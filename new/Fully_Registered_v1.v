==> flow/design.v <==
module Fully_Registered_v1#( 
	parameter	WIDTH = 8 ,
	parameter 	DEPTH = 256 
	)
(
	clk,
	s_rst,
	idle,
	src_vaild,
	src_data_in,
	src_ready,
	dst_ready,
	dst_vaild,
	dst_data_out
	);
input						clk			;
input						s_rst		;
input						idle		;
input						src_vaild	;
input		[WIDTH-1:0]		src_data_in ;
input						dst_ready	;
output						dst_vaild	;
output		[WIDTH-1:0]		dst_data_out;
output						src_ready 	;
reg  	[WIDTH-1:0]	dst_data_out_r;
reg 				dst_vaild_r;
reg 				brust_flag;
reg					flag;
reg                 src_ready_r;
reg		idle_r1	;
reg		idle_r2	;
reg [3:0]	cnt;
reg [3:0]	cnt1;
wire 	a;
always @(posedge clk) begin
	if (s_rst == 1'b1) begin
		idle_r1 <= 1'b0;
		idle_r2 <= 1'b0;
	end
	else begin
		idle_r1 <= idle;
		idle_r2 <= idle_r1;
	end
end
always @(posedge clk) begin
	if (s_rst == 1'b1) begin
		cnt1 <= 'd0;
	end
	else if(cnt1 == 'd15 && idle_r2)begin
		cnt1 <= cnt1;
	end
	else if (idle_r2) begin
		cnt1 <= cnt1 + 1'b1;
	end
	else begin
		cnt1 <= 'd0;
	end
end
always @(posedge clk) begin
	if (s_rst == 1'b1) begin
		cnt <= 'd0;
	end
	else if(cnt == 'd15 && src_vaild)begin
		cnt <= cnt;
	end
	else if (src_vaild) begin
		cnt <= cnt + 1'b1;
	end
	else begin
		cnt <= 'd0;
	end
end
always @(posedge clk) 
	if (s_rst == 1'b1) 
		dst_vaild_r <= 1'b0;
	else
		dst_vaild_r <=  src_vaild & (!  (cnt == 'd2) )   ; 
assign dst_vaild = (dst_vaild_r | (src_vaild == 1 && src_ready_r)) && a ;
assign a = (!(idle_r2 == 0 && cnt1 > 'd5 ));
always @(posedge clk) 
	if (s_rst == 1'b1) 
		dst_data_out_r <= {WIDTH{1'b0}};
	else
		dst_data_out_r <= src_data_in;	
assign dst_data_out = (cnt >=5 & !(cnt > 8))?dst_data_out_r : src_data_in;
always @(posedge clk) 
	if (s_rst == 1'b1) 
		src_ready_r <= 1'b0;
	else
		src_ready_r <= dst_ready| (cnt == 'd4 && src_vaild) && !(cnt1 >= 4 && idle_r2 == 0); 
assign src_ready = src_ready_r | (cnt >= 'd4 && cnt1 == 'd1) && !(cnt1 > 4 && idle_r2 == 0) ;	
endmodule
# Reports on Fully_Registered_v1
# What the tools print for Fully_Registered_v1, step after step.
# Line numbers count from 1 in the design file above.
# Cell names lack the library's common part.
# A cell with n/a has no value.
# inputs
top_module,Fully_Registered_v1
clock_port,clk
lib,sky130hd
pvt_corner,tt_025C_1v80

# After elaboration
# Source: Yosys, flattened and elaborated, memories not mapped. Widths are those after wreduce; folded enables and synchronous resets count as part of the registers. Registers that Yosys merges into a memory's read port (data or address) are not register bits. Print and check cells do not count. Equal cells are merged and count once.
# bits
reg_bits,20
inputBits,13
output_inout_bits,10
# op_classes
add_sub_neg,2
compare,6
eq_ne,5
muxes,3
bitwise,6
reduce_logical,16
# ops
operator,count
4-bit by 3-bit greater-or-equal comparator with 1-bit output with constant B,3
1-bit logical AND,11
4-bit by 1-bit adder with 4-bit output with constant B,2
4-bit by 3-bit > comparator with 1-bit output with constant B,2
4-bit == test with constant B,2
8-bit two-way mux,1
4-bit two-way mux,2
1-bit zero test,5
4-bit by 1-bit == test with 1-bit output with constant B,1
4-bit by 2-bit == test with 1-bit output with constant B,1
4-bit by 3-bit == test with 1-bit output with constant B,1
4-bit > comparator with constant B,1
1-bit bitwise OR,3
1-bit AND,2
1-bit NOT,1

# Depth
# Longest topological path by Yosys (ltp), each cell counted once; first at word level (registers and memories cut), then after technology mapping (sequential cells cut; the memories' decode and read muxes count).
# depth
depth_word,4
abc_area,0
ltp_mapped,6
mapped_depth_nobuf,5

# Netlist
# The flow's flattened synthesis, as Yosys stat reports it; memories are mapped. The netlist is that of the ABC_AREA named above (0 if unset); the other value can give another one.
# types
type,count,area_total_um2
dfxtp_1,20,400.384
mux2_4,8,120.115
ha_1,9,112.608
nor2b_1,11,68.816
nor2_1,11,41.29
a21oi_1,4,20.019
mux2i_1,2,20.019
nand3_1,4,20.019
nor3_1,4,20.019
a31oi_1,3,18.768
inv_1,5,18.768
nand2b_1,3,18.768
xnor2_1,2,17.517
nor3b_1,2,15.014
nor2b_4,1,13.763
buf_6,1,11.261
o21ba_1,1,10.01
a22o_1,1,8.758
# Other cell types: 5; their cells: 6.
# mapped
cells,98
yosys_area_um2,992.2
seqArea_um2,400.4
ff_cells,20
n_buf,3

# Timing after synthesis
# Path of least setup slack by OpenSTA after synthesis, without wires, with an ideal clock, recovery checks aside; 20% of the period is set as input and as output delay. Where synthesis merged equal registers, the netlist keeps one of their names.
# synth_timing
path_kind,register to output
from,register cnt[0]
to,output dst_data_out[0]
clock_period_ns,2.7
output_delay_ns,0.540
launch_ns,0.000
arrival_ns,1.446
required_time_ns,2.160
slack_ns,0.714
delay_ns,1.446
driving_pins,7
path_buffers,1
synth_period_reached_ns,1.986
# "delay_ns" is the arrival time less input delay plus setup time.
# A path that ends at an output port has no setup time.
# "driving_pins": output pins that drive a net of the path, with the launching flip-flop's if there is one; two outputs of one cell count as two.
# "synth_period_reached_ns" = period - worst setup slack (recovery checks aside). The figure is calculated, with input and output delays left at 20% of the set period.
# Between the ends stands the longest chain of elaborated cells between them, by number of cells; it is not shown to be the way that was timed. Of several equally long chains one is given.
# Each line given opens the expression or statement behind the cell; cells for indexed reads and writes are added by Yosys, which also makes memories of some case tables.
# A register here has more assigning lines than the two given.
# synth_between
cell_sequence,dfxtp_1 > inv_1 > ha_1 > nor2b_1 > a22o_1 > buf_6 > mux2_4
elab_chain_len,4
cells_between,5
lines_between,1
cone_classes,2 x compare; 1 x mux; 1 x logic; 1 x reduce/logical
# synth_rtl
item,line_no,source
"start, declared",32,reg [3:0] cnt;
"start, assigned",64,cnt <= cnt;
"start, assigned",67,cnt <= cnt + 1'b1;
4-bit > comparator,85,assign dst_data_out = (cnt >=5 & !(cnt > 8))?dst_data_out_r : src_data_in;
1-bit zero test,85,
1-bit AND,85,
8-bit two-way mux,85,
"end, declared",23,output [WIDTH-1:0] dst_data_out;

# Timing after layout
# From the final timing report of run B: the path of least setup slack in the routed layout; clock arrival at registers is part of the times.
# layout_timing
path_kind,register to output
from,register cnt[0]
to,output dst_data_out[5]
clock_period_ns,2.23
output_delay_ns,0.45
launch_ns,0.25
arrival_ns,1.69
required_time_ns,1.78
slack_ns,0.10
driving_pins,7
path_buffers,1
# Between the ends stands the longest chain of elaborated cells between them, by number of cells; it is not shown to be the way that was timed. Of several equally long chains one is given.
# A register here has more assigning lines than the two given.
# layout_between
cell_sequence,dfxtp_4 > inv_4 > ha_4 > nor2b_4 > a22o_4 > mux2_4 > buf_6
elab_chain_len,4
cells_between,5
lines_between,1
cone_classes,2 x compare; 1 x mux; 1 x logic; 1 x reduce/logical
# layout_rtl
item,line_no,source
"start, declared",32,reg [3:0] cnt;
"start, assigned",64,cnt <= cnt;
"start, assigned",67,cnt <= cnt + 1'b1;
4-bit > comparator,85,assign dst_data_out = (cnt >=5 & !(cnt > 8))?dst_data_out_r : src_data_in;
1-bit zero test,85,
1-bit AND,85,
8-bit two-way mux,85,
"end, declared",23,output [WIDTH-1:0] dst_data_out;

# Flow measurements of Fully_Registered_v1 on sky130hd: 2 stored runs with different settings, listed in no order. Input and output delays are each 20% of the period that was set; the output load is 0.01 pF.
# "period_reached_ns" means the clock period less the worst setup slack. The figure is calculated, with input and output delays left at 20% of the set period.
# "worst_path_allowed_less_slack_ns" means the part of the period allowed to the worst setup path (the constraints hold back 20% at inputs and 20% at outputs) less its slack; where the path has registers, the arrival times of their clocks count too.
# By "total_power_mw" is meant OpenSTA's value without simulated activity: inputs other than the clock are taken to toggle once in ten clock periods, and the tool carries that through the logic.
# A setting shown as n/a is not set for that run.
# Among the results, n/a means that no value is shown for the run.
stored run,period_ns,CORE_UTILIZATION,PLACE_DENSITY_LB_ADDON,CORE_MARGIN,CELL_PAD_IN_SITES_DETAIL_PLACEMENT,CTS_CLUSTER_DIAMETER,SLEW_MARGIN,MIN_ROUTING_LAYER,MAX_ROUTING_LAYER,CAP_MARGIN,SETUP_SLACK_MARGIN,CORE_ASPECT_RATIO,CELL_PAD_IN_SITES_GLOBAL_PLACEMENT,TNS_END_PERCENT,die_area_um2,finish.utilization_pct,period_reached_ns,yosys.chip_area_um2,hold_worst_slack_ns,final_setup_tns_ns,total_power_mw,final_cell_area_um2,worst_setup_slack_ns,worst_path_allowed_less_slack_ns,worst_path_kind
run A,2.63,71,0.2,8,2,130,10,met2,met4,20,n/a,n/a,n/a,n/a,n/a,n/a,n/a,n/a,n/a,n/a,n/a,n/a,n/a,n/a,n/a
run B,2.23,40,0.0,10,n/a,197,20,n/a,n/a,25,0.25,0.62,3,75,4929.6,60.2,2.134,992.2,0.470,0.000,0.7681,1445.1,0.096,1.69,register to output
# Run A: incomplete, placement halted on FLW-0024
